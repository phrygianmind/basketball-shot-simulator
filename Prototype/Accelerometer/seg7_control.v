==> flow/design.v <==
`timescale 1ns/1ps
module seg7_xraw(
    input  wire        CLK100MHZ,
    input  wire [15:0] x_raw,       
    output reg  [6:0]  seg,
    output reg         dp,
    output reg  [7:0]  an
);
  reg [2:0]  anode_select = 3'd0;
  reg [16:0] anode_timer  = 17'd0;
  always @(posedge CLK100MHZ) begin
    if (anode_timer == 17'd99_999) begin
      anode_timer  <= 0;
      anode_select <= anode_select + 3'd1;
    end else begin
      anode_timer  <= anode_timer + 17'd1;
    end
  end
  always @(*) begin
    case (anode_select)
      3'b000: an = 8'b1111_1110;
      3'b001: an = 8'b1111_1101;
      3'b010: an = 8'b1111_1011;
      3'b011: an = 8'b1111_0111;
      3'b100: an = 8'b1110_1111;  
      3'b101: an = 8'b1101_1111;  
      3'b110: an = 8'b1011_1111;  
      3'b111: an = 8'b0111_1111;  
      default: an = 8'b1111_1111;
    endcase
  end
  localparam [6:0] ZERO=7'b000_0001, ONE=7'b100_1111, TWO=7'b001_0010, THREE=7'b000_0110,
                   FOUR=7'b100_1100, FIVE=7'b010_0100, SIX=7'b010_0000, SEVEN=7'b000_1111,
                   EIGHT=7'b000_0000, NINE=7'b000_0100, NULL=7'b111_1111;
  function [6:0] digit7;
    input [3:0] d;
    case (d)
      4'd0: digit7 = ZERO;  4'd1: digit7 = ONE;   4'd2: digit7 = TWO;   4'd3: digit7 = THREE;
      4'd4: digit7 = FOUR;  4'd5: digit7 = FIVE;  4'd6: digit7 = SIX;   4'd7: digit7 = SEVEN;
      4'd8: digit7 = EIGHT; 4'd9: digit7 = NINE;  default: digit7 = NULL;
    endcase
  endfunction
  wire signed [11:0] x12 = x_raw[11:0];
  wire neg = x12[11];
  wire [11:0] mag = neg ? (~x12 + 12'd1) : x12;   
  reg [3:0] d_th, d_hu, d_te, d_on;   
  integer v;                          
  always @* begin
    v    = mag;             
    d_th = v / 1000; v = v % 1000;
    d_hu = v / 100;  v = v % 100;
    d_te = v / 10;
    d_on = v % 10;
  end
  wire blank_th = (d_th == 0);
  wire blank_hu = blank_th && (d_hu == 0);
  wire blank_te = blank_hu && (d_te == 0);
  always @* begin
    dp  = 1'b1;
    seg = NULL;
    case (anode_select)
      3'b111: seg = blank_th ? NULL : digit7(d_th);
      3'b110: seg = blank_hu ? NULL : digit7(d_hu);
      3'b101: seg = blank_te ? NULL : digit7(d_te);
      3'b100: begin
                seg = digit7(d_on);
                dp  = neg ? 1'b0 : 1'b1;    
              end
      default: seg = NULL;
    endcase
  end
endmodule
; Step by step through the tools: seg7_xraw
; What the tools print for seg7_xraw, step after step.
; Line numbers count from 1 in the design file above.
; Operators: Yosys type, input widths -> output width; for muxes data width and select width s.
; Cell names lack the library's common part.
; A cell with -- has no value.
[inputs]
design = seg7_xraw
clk_port = CLK100MHZ
cell_library = sky130hd
lib_corner = tt_025C_1v80

; Word level
; Counts by Yosys on the flattened word-level netlist (proc, flatten, opt, wreduce; memories kept). Register bits leave out memories and registers merged into their read ports (data or address); mux counts leave out enables and synchronous resets folded into registers. Print and check cells are left out. Cells with the same type and inputs are merged into one.
; Yosys's memory passes give these memory sizes; they may raise the number of words (mostly to a power of two), join words into wider ones and drop unused or constant bits.
[bits]
output_inout_bits = 16
memories = 5
in_bits = 17
register_bits = 20
mem_bits_ro = 512
[memory_table]
columns = name, words, word_bits, read_ports, write_ports, line
row1 = (no name shown), 16, 7, 1, 0, 37  ; case (d)
row2 = (no name shown), 16, 7, 1, 0, 37
row3 = (no name shown), 16, 7, 1, 0, 37
row4 = (no name shown), 16, 7, 1, 0, 37
row5 = (no name shown), 8, 8, 1, 0, 20  ; case (anode_select)
[classes]
eq_ne = 5
n_reduce_logical = 5
div = 6
add_sub_neg = 3
muxes = 7
bitwise = 1
[op_table]
columns = operator, count
row1 = $div 13x11->32 const B, 1
row2 = $mod 13x11->32 const B, 1
row3 = $div 32x8->32 const B, 1
row4 = $mod 32x8->32 const B, 1
row5 = $div 32x5->32 const B, 1
row6 = $mod 32x5->32 const B, 1
row7 = $pmux 7 s4, 1
row8 = $mux 7, 3
row9 = $add 17x1->17 const B, 1
row10 = $eq 17x17->1 const B, 1
row11 = $add 12x1->12 const B, 1
row12 = $not 12->12, 1
row13 = $eq 3x3->1 const B, 4
row14 = $logic_not 4->1, 3
row15 = $mux 12, 1
row16 = $add 3x1->3 const B, 1
row17 = $logic_and 1x1->1, 2
row18 = $mux 1, 2

; Depth
; Longest topological path by Yosys (ltp), each cell counted once; first at word level (registers and memories cut), then after technology mapping (sequential cells cut; the memories' decode and read muxes count).
[depth]
word_depth = 10
ABC_AREA = 0
depth_mapped = 32

; Netlist
; Yosys stat after the flow's synthesis: flattened, memories mapped to cells. It holds for the ABC_AREA given above (unset counts as 0); a run with the other value may have another netlist.
[synth_totals]
yosys_area_um2 = 4165.2
cells = 573
ffs = 20
sequential_area_um2 = 430.4
[by_type]
columns = type, count, area_total_um2
row1 = dfxtp_1, 17, 340.326
row2 = ha_1, 21, 262.752
row3 = nand2_1, 65, 243.984
row4 = nor2_1, 48, 180.173
row5 = xnor2_1, 20, 175.168
row6 = a21oi_1, 34, 170.163
row7 = o21ai_0, 29, 145.139
row8 = xor2_1, 13, 113.859
row9 = nand3_1, 22, 110.106
row10 = edfxtp_1, 3, 90.086
row11 = and2_1, 13, 81.328
row12 = inv_1, 21, 78.826
row13 = a21o_1, 10, 75.072
row14 = nor3_1, 15, 75.072
row15 = mux2i_1, 7, 70.067
row16 = and3_1, 11, 68.816
row17 = nand2b_1, 11, 68.816
row18 = clkbuf_1, 17, 63.811
; Not listed: further types 82, cells in them 196.

; Timing after synthesis
; OpenSTA on the mapped netlist: ideal clock, no wires. The path of least setup slack (recovery checks aside). Input and output delay are each 20% of the period. Register names are those of the netlist, which keeps one name where synthesis merged equal registers.
[synth_path]
kind = input to output
start = in x_raw[0]
end = out seg[3]
clock_period_ns = 21.0
path_stages = 31
in_delay_ns = 4.200
path_delay_ns = 6.546
t_arrival_ns = 10.746
slack_ns = 6.054
required_ns = 16.800
period_less_setup_slack_ns = 14.946
; "path_delay_ns" = arrival - input delay + setup time.
; A path that ends at an output port has no setup time.
; "path_stages": output pins that drive a net of the path, with the launching flip-flop's if there is one; two outputs of one cell count as two.
; "period_less_setup_slack_ns" = period - worst setup slack (recovery checks aside). The figure is calculated, with input and output delays left at 20% of the set period.
; The rows between start and end are the longest chain of elaborated cells between them; the timing report does not say that the signal goes this way. Where chains are equally long, one stands for them.
; A line is the first line of the expression or statement that the cell stems from. Yosys adds cells for indexed reads and writes and turns some case tables into memories.
[synth_via]
cell_sequence = clkbuf_1 clkinv_1 ha_1 or4b_1 buf_2 or3_1 o21ai_0 xnor2_1 a21boi_2 o221ai_1 or3_4 and2_1 buf_6 or4_1 o31a_1 a31oi_1 a21o_1 nor4_2 nor2_1 mux2i_4 and4b_1 o311ai_1 and2_1 buf_6 a21oi_2 ha_1 and3_1 clkbuf_1 a211oi_1 or3_1 o211ai_1
elab_chain_len = 10
[synth_lines]
columns = item, line
row1 = from (decl), 4  ; input  wire [15:0] x_raw,
row2 = $not 12->12, 45  ; wire [11:0] mag = neg ? (~x12 + 12'd1) : x12;
row3 = $add 12x1->12, 45
row4 = $mux 12, 45
row5 = $mod 13x11->32, 50  ; d_th = v / 1000; v = v % 1000;
row6 = $mod 32x8->32, 51  ; d_hu = v / 100;  v = v % 100;
row7 = $div 32x5->32, 52  ; d_te = v / 10;
row8 = $logic_not 4->1, 57  ; wire blank_te = blank_hu && (d_te == 0);
row9 = $logic_and 1x1->1, 57
row10 = $mux 7, 64  ; 3'b101: seg = blank_te ? NULL : digit7(d_te);
row11 = $pmux 7 s4, 61  ; case (anode_select)
row12 = to (decl), 5  ; output reg  [6:0]  seg,

; Timing after layout
; From the final timing report of job 1: the path of least setup slack in the routed layout; clock arrival at registers is part of the times.
[layout_path]
kind = input to output
start = in x_raw[3]
end = out seg[3]
path_stages = 33
required_ns = 6.42
t_arrival_ns = 8.08
clock_period_ns = 8.03
in_delay_ns = 1.61
slack_ns = -1.66
; The rows between start and end are the longest chain of elaborated cells between them; the timing report does not say that the signal goes this way. Where chains are equally long, one stands for them.
[layout_via]
cell_sequence = clkdlybuf4s15_2 or4b_4 o41a_1 o31a_1 nor2_4 buf_6 a311oi_4 o211ai_1 buf_4 a21oi_4 o211ai_2 nand2_1 a2111o_1 buf_6 nand2_4 buf_4 o21ai_1 a211o_1 buf_4 or3_1 a31oi_1 a211o_1 a22oi_2 nand2_2 buf_4 buf_4 buf_4 buf_4 buf_4 a211oi_2 or3_1 o211ai_1 buf_2
elab_chain_len = 10
[layout_lines]
columns = item, line
row1 = from (decl), 4  ; input  wire [15:0] x_raw,
row2 = $not 12->12, 45  ; wire [11:0] mag = neg ? (~x12 + 12'd1) : x12;
row3 = $add 12x1->12, 45
row4 = $mux 12, 45
row5 = $mod 13x11->32, 50  ; d_th = v / 1000; v = v % 1000;
row6 = $mod 32x8->32, 51  ; d_hu = v / 100;  v = v % 100;
row7 = $div 32x5->32, 52  ; d_te = v / 10;
row8 = $logic_not 4->1, 57  ; wire blank_te = blank_hu && (d_te == 0);
row9 = $logic_and 1x1->1, 57
row10 = $mux 7, 64  ; 3'b101: seg = blank_te ? NULL : digit7(d_te);
row11 = $pmux 7 s4, 61  ; case (anode_select)
row12 = to (decl), 5  ; output reg  [6:0]  seg,

; Settings and measured results of 2 stored flow runs for module seg7_xraw (sky130hd), not sorted in any way. The constraints put input and output delay at 20% of the set period each and load the outputs with 0.01 pF.
; "achievedPeriod_ns": clock period set for the run, less the worst setup slack. It is reckoned from that one timing run; input and output delays stay at 20% of the period that was set.
; By "worst_path_time_ns" is meant the share of the clock period that the worst setup path is allowed (20% is reserved at inputs, 20% at outputs), minus its slack. Clock arrival times at its registers enter into it.
; "totalPower_mw" is the tool's figure for a default switching activity; nothing was simulated.

[job 1: settings]
period_ns = 8.03
CORE_UTILIZATION = 46
SETUP_SLACK_MARGIN = -0.24
PLACE_DENSITY_LB_ADDON = 0.04
TNS_END_PERCENT = 25
CTS_CLUSTER_SIZE = 15
CTS_CLUSTER_DIAMETER = 137
CAP_MARGIN = 0
CORE_MARGIN = 2
SLEW_MARGIN = 20
[job 1: results]
holdWs_ns = 0.472
total_negative_slack_ns = -11.048
synthesis_area_um2 = 4165.2
worst_path_time_ns = 6.48
path_kind = input to output
totalPower_mw = 2.297
achievedPeriod_ns = 9.688
post_route_util_pct = 82.9
final_setup_ws_ns = -1.658
die_footprint_um2 = 9831.7

[job 2: settings]
period_ns = 11.8
CORE_UTILIZATION = 38
SETUP_SLACK_MARGIN = 1.58
PLACE_DENSITY_LB_ADDON = 0.12
HOLD_SLACK_MARGIN = 0.2
CORE_ASPECT_RATIO = 1.02
CELL_PAD_IN_SITES_GLOBAL_PLACEMENT = 0
TNS_END_PERCENT = 40
GPL_ROUTABILITY_DRIVEN = 1
CTS_CLUSTER_SIZE = 77
CTS_CLUSTER_DIAMETER = 284
CAP_MARGIN = 20
MAX_ROUTING_LAYER = met4
CORE_MARGIN = 2
SLEW_MARGIN = 20
[job 2: results]
holdWs_ns = 0.468
total_negative_slack_ns = 0.000
synthesis_area_um2 = 4165.2
worst_path_time_ns = 6.38
path_kind = input to output
totalPower_mw = 1.416
achievedPeriod_ns = 11.100
post_route_util_pct = 59.4
final_setup_ws_ns = 0.700
die_footprint_um2 = 11814.6
