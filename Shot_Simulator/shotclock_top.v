==> flow/design.v <==
`timescale 1ns / 1ps
module bcd_counter(
  input  wire clk,
  input  wire rst,
  input  wire load,         
  input  wire tick_1hz,     
  output reg  [3:0] s1,     
  output reg  [3:0] s0,     
  output wire zero          
);
  assign zero = (s1 == 4'd0 && s0 == 4'd0);
  always @(posedge clk) begin
    if (rst || load) begin
      s1 <= 1;   
      s0 <= 0;   
    end 
    else if (tick_1hz && !zero) begin
      if (s0 == 0) begin
        s0 <= 9;
        if (s1 != 0) s1 <= s1 - 1;
      end 
      else begin
        s0 <= s0 - 1;
      end
    end
  end
endmodule
module btn_sync #(
  parameter CNT_WIDTH = 18   
)(
  input  wire clk,
  input  wire btn_in,
  output reg  btn_db
);
  reg sync0, sync1;
  reg [CNT_WIDTH:0] cnt;
  wire same = (btn_db == sync1);
  always @(posedge clk) begin
    sync0 <= btn_in;
    sync1 <= sync0;
    if (same) begin
      cnt <= 0;
    end else begin
      cnt <= cnt + 1'b1;
      if (&cnt) btn_db <= sync1;  
    end
  end
endmodule
`timescale 1ns / 1ps
module sevenseg_clock_divider(
  input  wire clk,
  input  wire rst,
  output reg  tick_1hz,
  output reg  scan_en
);
  localparam integer TICK_MAX = 100_000_000 - 1;    
  localparam integer SCAN_MAX = 25_000 - 1;         
  reg [31:0] tick_cnt = 0;
  reg [15:0] scan_cnt = 0;
  always @(posedge clk) begin
    if (rst) begin
      tick_cnt <= 0;
      tick_1hz <= 0;
    end else begin
      tick_1hz <= 0;
      if (tick_cnt == TICK_MAX) begin
        tick_cnt <= 0;
        tick_1hz <= 1;
      end else begin
        tick_cnt <= tick_cnt + 1;
      end
    end
  end
  always @(posedge clk) begin
    if (rst) begin
      scan_cnt <= 0;
      scan_en <= 0;
    end else begin
      scan_en <= 0;
      if (scan_cnt == SCAN_MAX) begin
        scan_cnt <= 0;
        scan_en <= 1;
      end else begin
        scan_cnt <= scan_cnt + 1;
      end
    end
  end
endmodule
`timescale 1ns / 1ps
module sevenseg_mux(
  input  wire clk,
  input  wire rst,
  input  wire scan_en,               
  input  wire [3:0] d3, d2, d1, d0,  
  output reg  [7:0] an,              
  output wire [6:0] seg              
);
  reg sel = 0;   
  reg [3:0] nib;
  function [6:0] enc;
    input [3:0] v;
    begin
      case (v)
        4'd0: enc = 7'b0000001;
        4'd1: enc = 7'b1001111;
        4'd2: enc = 7'b0010010;
        4'd3: enc = 7'b0000110;
        4'd4: enc = 7'b1001100;
        4'd5: enc = 7'b0100100;
        4'd6: enc = 7'b0100000;
        4'd7: enc = 7'b0001111;
        4'd8: enc = 7'b0000000;
        4'd9: enc = 7'b0000100;
        default: enc = 7'b1111111;  
      endcase
    end
  endfunction 
assign seg = enc(nib);
  always @(posedge clk) begin
    if (rst)
      sel <= 0;
    else if (scan_en)
      sel <= ~sel;   
  end
  always @* begin
    an = 8'b1111_1111;
    if (sel == 0) begin
      an[0] = 1'b0;            
      nib  = d0;
    end else begin
      an[1] = 1'b0;            
      nib  = d1;
    end
  end
endmodule
`timescale 1ns / 1ps
module shotclock_top(
  input  wire       CLK100MHZ,    
  input  wire       BTNC,         
  input  wire       BTNR,         
  output wire [7:0] an,           
  output wire [6:0] seg,          
  output wire zero                
);
  wire start_db;
  wire rst_db;
  btn_sync u_start_db (
    .clk    (CLK100MHZ),
    .btn_in (BTNC),
    .btn_db (start_db)
  );
  btn_sync u_rst_db (
    .clk    (CLK100MHZ),
    .btn_in (BTNR),
    .btn_db (rst_db)
  );
  wire rst = rst_db;
  wire tick_1hz;
  wire scan_en;
  sevenseg_clock_divider div (
    .clk      (CLK100MHZ),
    .rst      (rst),
    .tick_1hz (tick_1hz),
    .scan_en  (scan_en)
  );
  wire [3:0] s1, s0;
  wire       zero_int;
  bcd_counter counter (
    .clk      (CLK100MHZ),
    .rst      (rst),
    .load     (start_db),
    .tick_1hz (tick_1hz),
    .s1       (s1),
    .s0       (s0),
    .zero     (zero_int)
  );
   assign zero = zero_int;
  sevenseg_mux display (
    .clk     (CLK100MHZ),
    .rst     (rst),
    .scan_en (scan_en),
    .d3      (4'hF),
    .d2      (4'hF),
    .d1      (s1),
    .d0      (s0),
    .an      (an),
    .seg     (seg)
  );
endmodule
Tool chain data of shotclock_top
What the tools print for shotclock_top, step after step.
Line numbers count from 1 in the design file above.
Operators: Yosys type, input widths -> output width; for muxes data width and select width s.
{"block": "inputs", "top": "shotclock_top", "clock_port": "CLK100MHZ", "library": "sky130hd", "corner": "tt_025C_1v80"}

After elaboration
Counts by Yosys on the flattened word-level netlist (proc, flatten, opt, wreduce; memories kept). Register bits leave out memories and registers merged into their read ports (data or address); mux counts leave out enables and synchronous resets folded into registers. Print and check cells are left out. Cells with the same type and inputs are merged into one.
Memory sizes are those after Yosys's memory passes, which may raise the word count (mostly to a power of two), join words into wider ones and drop unused or constant bits.
{"block": "word_totals", "reg_bits": 103, "romBits": 112, "memories": 1, "input_bits": 3, "output_inout_bits": 16, "wordCells": 47}
{"block": "memory_table", "name": "(name not given)", "size": 16, "width": 7, "read_ports": 1, "wr": 0, "line": 103, "source": "case (v)"}
{"block": "classes", "add_sub_neg": 6, "eq_ne": 4, "muxes": 6, "n_logic": 3, "reduce_logical": 12}
{"block": "ops", "operator": "$reduce_and 20->1", "count": 2}
{"block": "ops", "operator": "$add 19x1->19 const B", "count": 2}
{"block": "ops", "operator": "$add 32x1->32 const B", "count": 1}
{"block": "ops", "operator": "$eq 32x27->1 const B", "count": 1}
{"block": "ops", "operator": "$add 16x1->16 const B", "count": 1}
{"block": "ops", "operator": "$eq 16x15->1 const B", "count": 1}
{"block": "ops", "operator": "$sub 4x1->4 const B", "count": 2}
{"block": "ops", "operator": "$logic_not 4->1", "count": 2}
{"block": "ops", "operator": "$mux 4", "count": 2}
{"block": "ops", "operator": "$reduce_or 2->1", "count": 2}
{"block": "ops", "operator": "$reduce_bool 4->1", "count": 1}
{"block": "ops", "operator": "$mux 1", "count": 4}
{"block": "ops", "operator": "$not 1->1", "count": 3}
{"block": "ops", "operator": "$reduce_and 3->1", "count": 1}
{"block": "ops", "operator": "$eq 1x1->1", "count": 2}
{"block": "ops", "operator": "$logic_and 1x1->1", "count": 2}
{"block": "ops", "operator": "$logic_or 1x1->1", "count": 1}
{"block": "ops", "operator": "$logic_not 1->1", "count": 1}

Logic depth
Longest topological path by Yosys (ltp), each cell counted once; first at word level (registers and memories cut), then after technology mapping (sequential cells cut; the memories' decode and read muxes count).
{"block": "depth", "ltp_word": 5, "ABC_AREA": 0, "mapped_depth": 7, "ltp_nobuf": 6}

Netlist
Yosys stat after the flow's synthesis: flattened, memories mapped to cells. It holds for the ABC_AREA given above (unset counts as 0); a run with the other value may have another netlist.
Totals and module areas in this step are rounded.
{"block": "by_type", "type": "sky130_fd_sc_hd__dfxtp_1", "count": 101, "area_total_um2": 2.02E+03}
{"block": "by_type", "type": "sky130_fd_sc_hd__xnor2_1", "count": 30, "area_total_um2": 262.752}
{"block": "by_type", "type": "sky130_fd_sc_hd__nor2_1", "count": 69, "area_total_um2": 258.998}
{"block": "by_type", "type": "sky130_fd_sc_hd__a21oi_1", "count": 43, "area_total_um2": 215.206}
{"block": "by_type", "type": "sky130_fd_sc_hd__xor2_1", "count": 22, "area_total_um2": 192.685}
{"block": "by_type", "type": "sky130_fd_sc_hd__nand3_1", "count": 31, "area_total_um2": 155.149}
{"block": "by_type", "type": "sky130_fd_sc_hd__or3_1", "count": 23, "area_total_um2": 143.888}
{"block": "by_type", "type": "sky130_fd_sc_hd__ha_1", "count": 11, "area_total_um2": 137.632}
{"block": "by_type", "type": "sky130_fd_sc_hd__nand2_1", "count": 35, "area_total_um2": 131.376}
{"block": "by_type", "type": "sky130_fd_sc_hd__nand4_1", "count": 21, "area_total_um2": 131.376}
{"block": "by_type", "type": "sky130_fd_sc_hd__o21ai_0", "count": 25, "area_total_um2": 125.12}
{"block": "by_type", "type": "sky130_fd_sc_hd__or4_1", "count": 15, "area_total_um2": 112.608}
{"block": "by_type", "type": "sky130_fd_sc_hd__and4_1", "count": 10, "area_total_um2": 87.584}
{"block": "by_type", "type": "sky130_fd_sc_hd__nor4_1", "count": 12, "area_total_um2": 75.072}
{"block": "by_type", "type": "sky130_fd_sc_hd__mux2i_1", "count": 7, "area_total_um2": 70.067}
{"block": "by_type", "type": "sky130_fd_sc_hd__nor3_1", "count": 13, "area_total_um2": 65.062}
{"block": "by_type", "type": "sky130_fd_sc_hd__inv_1", "count": 17, "area_total_um2": 63.811}
{"block": "by_type", "type": "sky130_fd_sc_hd__edfxtp_1", "count": 2, "area_total_um2": 60.058}
Other cell types: 23; their cells: 66.
{"block": "synth_totals", "cell_count": 553, "area_um2": 4750, "sequential_area_um2": 2080, "ff_cells": 103, "buf_cells": 23}
By module: a second synthesis without flattening, with its own total; a netlist apart from the flattened one above.
{"block": "unflattened", "cells_unflattened": 557, "area_unflattened_um2": 4930}
Each row is one instance without its submodules.
{"block": "by_module", "mod": "sevenseg_clock_divider", "instances": 1, "cells": 267, "mod_area_um2": 2280, "seq_area_um2": 1000}
{"block": "by_module", "mod": "btn_sync", "instances": 2, "cells": 98, "mod_area_um2": 938, "seq_area_um2": 450}
{"block": "by_module", "mod": "bcd_counter", "instances": 1, "cells": 50, "mod_area_um2": 424, "seq_area_um2": 160}
{"block": "by_module", "mod": "sevenseg_mux", "instances": 1, "cells": 43, "mod_area_um2": 353, "seq_area_um2": 20.0}
{"block": "by_module", "mod": "shotclock_top", "instances": 1, "cells": 1, "mod_area_um2": 3.8, "seq_area_um2": 0.0}

Worst setup path after synthesis
OpenSTA on the mapped netlist: ideal clock, no wires. The path of least setup slack (recovery checks aside). Input and output delay are each 20% of the period. Register names are those of the netlist, which keeps one name where synthesis merged equal registers.
{"block": "synth_timing", "kind": "reg2out", "from": "register display.sel", "to": "output port seg[2]", "period_ns": 2.5, "out_delay_ns": 0.500, "t_first_pin_ns": 0.000, "t_arrival_ns": 1.682, "required_ns": 2.000, "slack_ns": 0.318, "delay_ns": 1.682, "path_stages": 8, "n_path_buf": 1, "period_less_setup_slack_ns": 2.182}
"delay_ns" is the arrival time less input delay plus setup time.
At an output port there is no setup time.
"path_stages" counts driving pins, that of a launching flip-flop among them; a cell with two outputs on the path counts twice.
"period_less_setup_slack_ns" is the clock period less the worst setup slack; recovery checks do not enter. This is arithmetic on one report: input and output delays are still those of the set period (20% each).
The rows between start and end are the longest chain of elaborated cells between them; the timing report does not say that the signal goes this way. Where chains are equally long, one stands for them.
A line is the first line of the expression or statement that the cell stems from. Yosys adds cells for indexed reads and writes and turns some case tables into memories.
A memory read counts as a cell of the chain, while the word-level depth stops at memories.
{"block": "synth_between", "cell_sequence": "sky130_fd_sc_hd__dfxtp_1 sky130_fd_sc_hd__clkbuf_1 sky130_fd_sc_hd__mux2i_1 sky130_fd_sc_hd__inv_1 sky130_fd_sc_hd__ha_1 sky130_fd_sc_hd__nand2_1 sky130_fd_sc_hd__o21ai_0 sky130_fd_sc_hd__a21oi_1", "elab_chain_len": 2, "cone_cells": 2, "cone_lines": 2, "classes_between": "1 x mux; 1 x memory"}
{"block": "synth_lines", "item": "from (decl)", "line": 98, "source": "reg sel = 0;"}
{"block": "synth_lines", "item": "from (assign)", "line": 121, "source": "sel <= 0;"}
{"block": "synth_lines", "item": "from (assign)", "line": 123, "source": "sel <= ~sel;"}
{"block": "synth_lines", "item": "$mux 4", "line": 127, "source": "if (sel == 0) begin"}
{"block": "synth_lines", "item": "$mem_v2 16x7", "line": 103, "source": "case (v)"}
{"block": "synth_lines", "item": "to (decl)", "line": 142, "source": "output wire [6:0] seg,"}

Path in the finished layout
Path of least setup slack in the final report of flow run 1 (OpenROAD, finished layout, wires in). Where an end is a register, its clock arrival counts in the times.
{"block": "layout_timing", "kind": "reg2out", "from": "register display.sel", "to": "output port seg[3]", "period_ns": 1.97, "out_delay_ns": 0.39, "t_first_pin_ns": 0.34, "t_arrival_ns": 1.76, "required_ns": 1.58, "slack_ns": -0.18, "path_stages": 8, "n_path_buf": 2}
The rows between start and end are the longest chain of elaborated cells between them; the timing report does not say that the signal goes this way. Where chains are equally long, one stands for them.
A memory read counts as a cell of the chain, while the word-level depth stops at memories.
{"block": "layout_between", "cell_sequence": "sky130_fd_sc_hd__dfxtp_4 sky130_fd_sc_hd__mux2i_4 sky130_fd_sc_hd__buf_6 sky130_fd_sc_hd__ha_4 sky130_fd_sc_hd__nand2_4 sky130_fd_sc_hd__o21ai_2 sky130_fd_sc_hd__a21oi_1 sky130_fd_sc_hd__buf_2", "elab_chain_len": 2, "cone_cells": 2, "cone_lines": 2, "classes_between": "1 x mux; 1 x memory"}
{"block": "layout_lines", "item": "from (decl)", "line": 98, "source": "reg sel = 0;"}
{"block": "layout_lines", "item": "from (assign)", "line": 121, "source": "sel <= 0;"}
{"block": "layout_lines", "item": "from (assign)", "line": 123, "source": "sel <= ~sel;"}
{"block": "layout_lines", "item": "$mux 4", "line": 127, "source": "if (sel == 0) begin"}
{"block": "layout_lines", "item": "$mem_v2 16x7", "line": 103, "source": "case (v)"}
{"block": "layout_lines", "item": "to (decl)", "line": 142, "source": "output wire [6:0] seg,"}

Hand-over note for shotclock_top

Flow measurements of shotclock_top on sky130hd: 2 stored runs with different settings, listed in no order. Input and output delays are each 20% of the period that was set; the output load is 0.01 pF.
"period_less_ws_ns" means the clock period less the worst setup slack. The figure is calculated, with input and output delays left at 20% of the set period.
"worstPathTime_ns": the worst setup path's part of the clock period (all of it between registers, 20% less for each end at a port) less its slack. A launch clock that arrives late makes it longer, a capture clock that arrives late makes it shorter.
"power_total_uw": no workload was simulated; the value follows from the tool's default switching activity.
Measured values are rounded.

{"run": "flow run 1", "settings": { "period_ns": 1.97, "CORE_UTILIZATION": 20, "PLACE_DENSITY_LB_ADDON": 0.09, "CELL_PAD_IN_SITES_GLOBAL_PLACEMENT": 3, "CELL_PAD_IN_SITES_DETAIL_PLACEMENT": 1, "CTS_CLUSTER_SIZE": 80, "CAP_MARGIN": 5, "SLEW_MARGIN": 25, "CORE_MARGIN": 2 }, "results": { "power_total_uw": 4020, "synth_chip_area_um2": 4750, "period_less_ws_ns": 2.149, "final_die_area_um2": 25000, "cell_area_final_um2": 6380, "worst_setup_slack_ns": -0.179, "worst_hold_slack_ns": 0.338, "timing.setup.tns_ns": -0.978, "worstPathTime_ns": 1.76, "worstPathKind": "reg2out" }}
{"run": "flow run 2", "settings": { "period_ns": 4.14, "CAP_MARGIN": 20, "CORE_MARGIN": 2, "CORE_UTILIZATION": 40, "SLEW_MARGIN": 20 }, "results": { "worst_hold_slack_ns": 0.333, "period_less_ws_ns": 3.390, "worstPathTime_ns": 2.56, "worstPathKind": "reg2out", "timing.setup.tns_ns": 0.000, "final_die_area_um2": 12800, "cell_area_final_um2": 5310, "synth_chip_area_um2": 4750, "power_total_uw": 2040, "worst_setup_slack_ns": 0.750 }}

End of note.
